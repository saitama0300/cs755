==> flow/design.v <==
module top (x0, x1, x2, x3, w04, w05, w06, w07, w14, w15, w16, w17, w24, w25, w26, w27, w34, w35, w36, 
w37, w48, w58, w49, w59, w68, w69, w78, w79, out0, out1, in_ready, out0_ready, out1_ready, clk); 
input [4:0] x0, x1, x2, x3, w04, w05, w06, w07, w14, w15, w16, w17, w24, w25, w26, w27, w34, w35, w36, w37, 
w48, w58, w49, w59, w68, w69, w78, w79; 
input in_ready; 
input clk; 
output [16:0] out0, out1; 
output out0_ready, out1_ready; 
reg signed [4:0] w0, w1, w2, w3;
reg signed [11:0] w4, w5, w6, w7;
reg signed [11:0] w4_relu, w5_relu, w6_relu, w7_relu;
reg signed [11:0] a4, a5, a6, a7;
reg signed [16:0] w8, w9;
reg signed [16:0] a8, a9;
  wire signed [4:0] wt04, wt05, wt06, wt07;
  wire signed [4:0] wt14, wt15, wt16, wt17;
  wire signed [4:0] wt24, wt25, wt26, wt27;
  wire signed [4:0] wt34, wt35, wt36, wt37;
  wire signed [4:0] wt48, wt58, wt68, wt78;
  wire signed [4:0] wt49, wt59, wt69, wt79;
assign out0 = a8;
assign out1 = a9;
assign wt04 = w04;
assign wt14 = w14;
assign wt24 = w24;
assign wt34 = w34;
assign wt05 = w05;
assign wt15 = w15;
assign wt25 = w25;
assign wt35 = w35;
assign wt06 = w06;
assign wt16 = w16;
assign wt26 = w26;
assign wt36 = w36;
assign wt07 = w07;
assign wt17 = w17;
assign wt27 = w27;
assign wt37 = w37;
assign wt48 = w48;
assign wt58 = w58;
assign wt68 = w68;
assign wt78 = w78;
assign wt49 = w49;
assign wt59 = w59;
assign wt69 = w69;
assign wt79 = w79;
reg stage1, stage2, stage3, stage4, stage5, stage6;
always@(posedge clk) begin
	if(in_ready) begin
		w0 <= x0;
		w1 <= x1;
		w2 <= x2;
		w3 <= x3;	
		stage1 <= 1'b1;
	end
	else begin
		stage1 <= 1'b0;	
	end
	if(stage1 && in_ready) begin
      w4 <= (w0*wt04) + (w3*wt34) + (w2*wt24) + (w1*wt14);
      w5 <= (w0*wt05) + (w3*wt35) + (w2*wt25) + (w1*wt15);
      w6 <= (w0*wt06) + (w3*wt36) + (w2*wt26) + (w1*wt16);
      w7 <= (w0*wt07) + (w3*wt37) + (w2*wt27) + (w1*wt17);
		stage2 <= 1'b1;
	end
	else begin
		stage2 <= 1'b0;	
	end
	if(stage2 && in_ready) begin
		w4_relu <= (w4[11]==1'b1) ? 0 : w4;
		w5_relu <= (w5[11]==1'b1) ? 0 : w5;
		w6_relu <= (w6[11]==1'b1) ? 0 : w6;
		w7_relu <= (w7[11]==1'b1) ? 0 : w7;	
		stage3 <= 1'b1;
	end
	else begin
		stage3 <= 1'b0;	
	end
	if(stage3 && in_ready) begin
		a4 <= w4_relu;
		a5 <= w5_relu;
		a6 <= w6_relu;
		a7 <= w7_relu;	
		stage4 <= 1'b1;
	end
	else begin
		stage4 <= 1'b0;	
	end
	if(stage4 && in_ready) begin
      w8 <= (a4*wt48) + (a5*wt58) + (a6*wt68) + (a7*wt78);
      w9 <= (a4*wt49) + (a5*wt59) + (a6*wt69) + (a7*wt79);	
		stage5 <= 1'b1;
	end
	else begin
		stage5 <= 1'b0;	
	end
	if(stage5 && in_ready) begin
		a8 <= w8;
		a9 <= w9;	
		stage6 <= 1'b1;
	end
	else begin
		stage6 <= 1'b0;	
	end
end
assign out0_ready = stage6;
assign out1_ready = stage6;
endmodule 
Tool chain data of top

Tool output for the design above, in the order of the flow.
Line numbers count from 1 in the design file above.
Cell names lack the library's common part.
A cell with -- has no value.

Design top: top
Clock input: clk
Standard-cell library: sky130hd
Library corner: tt_025C_1v80

Word level

Yosys after proc, flatten, opt, wreduce and memory -nomap, before mapping. Enables and synchronous resets that opt folds into registers are not counted as muxes. Memory bits, and registers merged into a memory's read port (data or address), are not among the register bits. Print and check cells are not counted. Equal cells are merged and count once.

Elaborated cells: 79
Bits of input ports: 142
Register bits after elaboration: 238

Add/subtract/negate cells: 18
Reduce/logical cells: 5
$mul: 24
Muxes and demuxes: 6

Operators with widths:

| cell                                          | number |
| 5-bit by 5-bit multiplier with 10-bit output  | 16 |
| 12-bit by 5-bit multiplier with 17-bit output | 8 |
| 17-bit adder                                  | 6 |
| 11-bit by 10-bit adder with 12-bit output     | 4 |
| 12-bit by 10-bit adder with 12-bit output     | 4 |
| 10-bit by 10-bit adder with 11-bit output     | 4 |
| 1-bit 2-to-1 mux                              | 6 |
| 1-bit logical AND                             | 5 |

Depth

Longest topological path by Yosys (ltp), each cell counted once; first at word level (registers and memories cut), then after technology mapping (sequential cells cut; the memories' decode and read muxes count).

Depth in word-level cells: 4
ABC_AREA: 1
Gate-level depth with buffers: 28

Mapped cells and area

The flow's flattened synthesis, as Yosys stat reports it; memories are mapped. The netlist is that of the ABC_AREA named above (0 if unset); the other value can give another one.

Cells by type:

| cell type | number | total area (um^2) |
| fa_1      | 923    | 1.85E+04 |
| edfxtp_1  | 224    | 6.73E+03 |
| inv_1     | 1733   | 6.5E+03 |
| ha_1      | 396    | 4.95E+03 |
| nand2_1   | 1044   | 3.92E+03 |
| nor2_1    | 179    | 671.894 |
| clkbuf_1  | 122    | 457.939 |
| xor2_1    | 52     | 455.437 |
| nand3_1   | 70     | 350.336 |
| xnor2_1   | 39     | 341.578 |
| a21oi_1   | 51     | 255.245 |
| o21ai_0   | 28     | 140.134 |
| dfxtp_1   | 6      | 120.115 |
| o21bai_1  | 14     | 105.101 |
| a21o_1    | 9      | 67.565 |
| nand3b_1  | 7      | 52.55 |
| maj3_1    | 5      | 50.048 |
| nand4_1   | 7      | 43.792 |

Not listed: further types 14, cells in them 43.

Buffers: 131
Sequential part of the area: 6846.6 um^2
Standard cells after synthesis: 4952
Flip-flops: 230
Mapped area: 43948.4 um^2

Path before layout

Source: OpenSTA report_checks on the synthesized netlist (no wires, ideal clock, input and output delay 20% of the period each), path of least setup slack; recovery checks are left aside. Register names are those of the netlist, which keeps one name where synthesis merged equal registers.

Path type: input port to flip-flop
From: input port w49[2]
To: register w9[11]
Driving pins on the path: 20
Period: 7.28 ns
Required time: 7.020 ns
External input delay: 1.456 ns
Arrival: 6.390 ns
Setup time: 0.260 ns
Slack: 0.630 ns
Delay of the path: 5.194 ns
Synthesis period reached: 6.65 ns

"delay of the path" = arrival - input delay + setup time.
"driving pins on the path": output pins that drive a net of the path, with the launching flip-flop's if there is one; two outputs of one cell count as two.
"synthesis period reached" is the clock period less the worst setup slack; recovery checks do not enter. This is arithmetic on one report: input and output delays are still those of the set period (20% each).
The rows between start and end are the longest chain of elaborated cells between them; the timing report does not say that the signal goes this way. Where chains are equally long, one stands for them.
Each line given opens the expression or statement behind the cell; cells for indexed reads and writes are added by Yosys, which also makes memories of some case tables.

Path through: clkbuf_1 nand2_1 fa_1 inv_1 fa_1 inv_1 fa_1 fa_1 inv_1 fa_1 fa_1 inv_1 fa_1 inv_1 ha_1 a21o_1 o21bai_1 a21oi_1 nand2_1 xor2_1
Cells in the longest elaborated chain: 4

Ends and longest elaborated chain, post-synthesis:

| item                                          | RTL line | RTL |
| from (decl)                                   | 4        | `w48, w58, w49, w59, w68, w69, w78, w79;` |
| 12-bit by 5-bit multiplier with 17-bit output | 91       | `w9 <= (a4*wt49) + (a5*wt59) + (a6*wt69) + (a7*wt79);` |
| 17-bit adder x3                               | 91       |  |
| to (assign)                                   | 91       |  |
| to (decl)                                     | 13       | `reg signed [16:0] w8, w9;` |

Path in the finished layout

Path of least setup slack in the final report of run A (OpenROAD, finished layout, wires in). Where an end is a register, its clock arrival counts in the times.

Path type: input port to flip-flop
From: input port w48[4]
To: register w8[15]
Required time: 10.20 ns
Driving pins on the path: 24
Slack: 2.02 ns
External input delay: 1.97 ns
Period: 9.86 ns
Setup time: 0.24 ns
Arrival: 8.18 ns

The rows between start and end are the longest chain of elaborated cells between them; the timing report does not say that the signal goes this way. Where chains are equally long, one stands for them.

Path through: clkdlybuf4s50_1 clkinv_1 or2_2 fa_1 fa_1 fa_1 inv_1 fa_1 fa_1 inv_1 fa_1 inv_1 fa_1 ha_1 a21oi_1 nand2_1 nand2_1 nand2_1 nand2_1 nand2_1 nand2_1 nand2_1 nand2_1 nand2_1
Cells in the longest elaborated chain: 4

Ends and longest elaborated chain, after layout:

| item                                          | RTL line | RTL |
| from (decl)                                   | 4        | `w48, w58, w49, w59, w68, w69, w78, w79;` |
| 12-bit by 5-bit multiplier with 17-bit output | 90       | `w8 <= (a4*wt48) + (a5*wt58) + (a6*wt68) + (a7*wt78);` |
| 17-bit adder x3                               | 90       |  |
| to (assign)                                   | 90       |  |
| to (decl)                                     | 13       | `reg signed [16:0] w8, w9;` |

Data sheet: physical implementation of top

Stored flow runs of top (2 of them; Yosys, OpenROAD, sky130hd). They differ in their settings and are not a sequence. Constraints: input delay and output delay 20% of the set period each, output load 0.01 pF.
"clock period reached" means the clock period less the worst setup slack. The figure is calculated, with input and output delays left at 20% of the set period.
"time on the worst setup path" means the part of the period allowed to the worst setup path (the constraints hold back 20% at inputs and 20% at outputs) less its slack; where the path has registers, the arrival times of their clocks count too.
Among the settings, n/a means not set for that run.

| name                                 | run A                   | run B                   |
| period_ns                            | 9.86                    | 5.95                    |
| CORE_UTILIZATION                     | 42                      | 61                      |
| PLACE_DENSITY_LB_ADDON               | 0.2                     | 0.21                    |
| CORE_ASPECT_RATIO                    | 1.02                    | 1.26                    |
| CORE_MARGIN                          | 3                       | 2                       |
| CELL_PAD_IN_SITES_GLOBAL_PLACEMENT   | 3                       | n/a                     |
| CELL_PAD_IN_SITES_DETAIL_PLACEMENT   | 1                       | 0                       |
| ABC_AREA                             | 1                       | 0                       |
| CTS_CLUSTER_DIAMETER                 | 369                     | n/a                     |
| CAP_MARGIN                           | 35                      | 0                       |
| SLEW_MARGIN                          | 20                      | 20                      |
| SETUP_SLACK_MARGIN                   | n/a                     | 1.29                    |
| TNS_END_PERCENT                      | n/a                     | 50                      |
| GPL_TIMING_DRIVEN                    | n/a                     | 0                       |
| GPL_ROUTABILITY_DRIVEN               | n/a                     | 0                       |
| MAX_ROUTING_LAYER                    | n/a                     | met5                    |
| std-cell area (final layout) (um^2)  | 48208.7                 | 50213.2                 |
| die outline area (um^2)              | 108557.0                | 71759.8                 |
| total negative setup slack (ns)      | 0.000                   | -5.688                  |
| final design utilization (%)         | 46.6                    | 72.9                    |
| final worst hold slack (ns)          | 0.411                   | 0.417                   |
| time on the worst setup path (ns)    | 5.87                    | 5.13                    |
| kind of the worst setup path         | input port to flip-flop | input port to flip-flop |
| worst setup slack after layout (ns)  | 2.015                   | -0.373                  |
| clock period reached (ns)            | 7.845                   | 6.323                   |
| chip area in the Yosys report (um^2) | 43948.4                 | 42468.2                 |
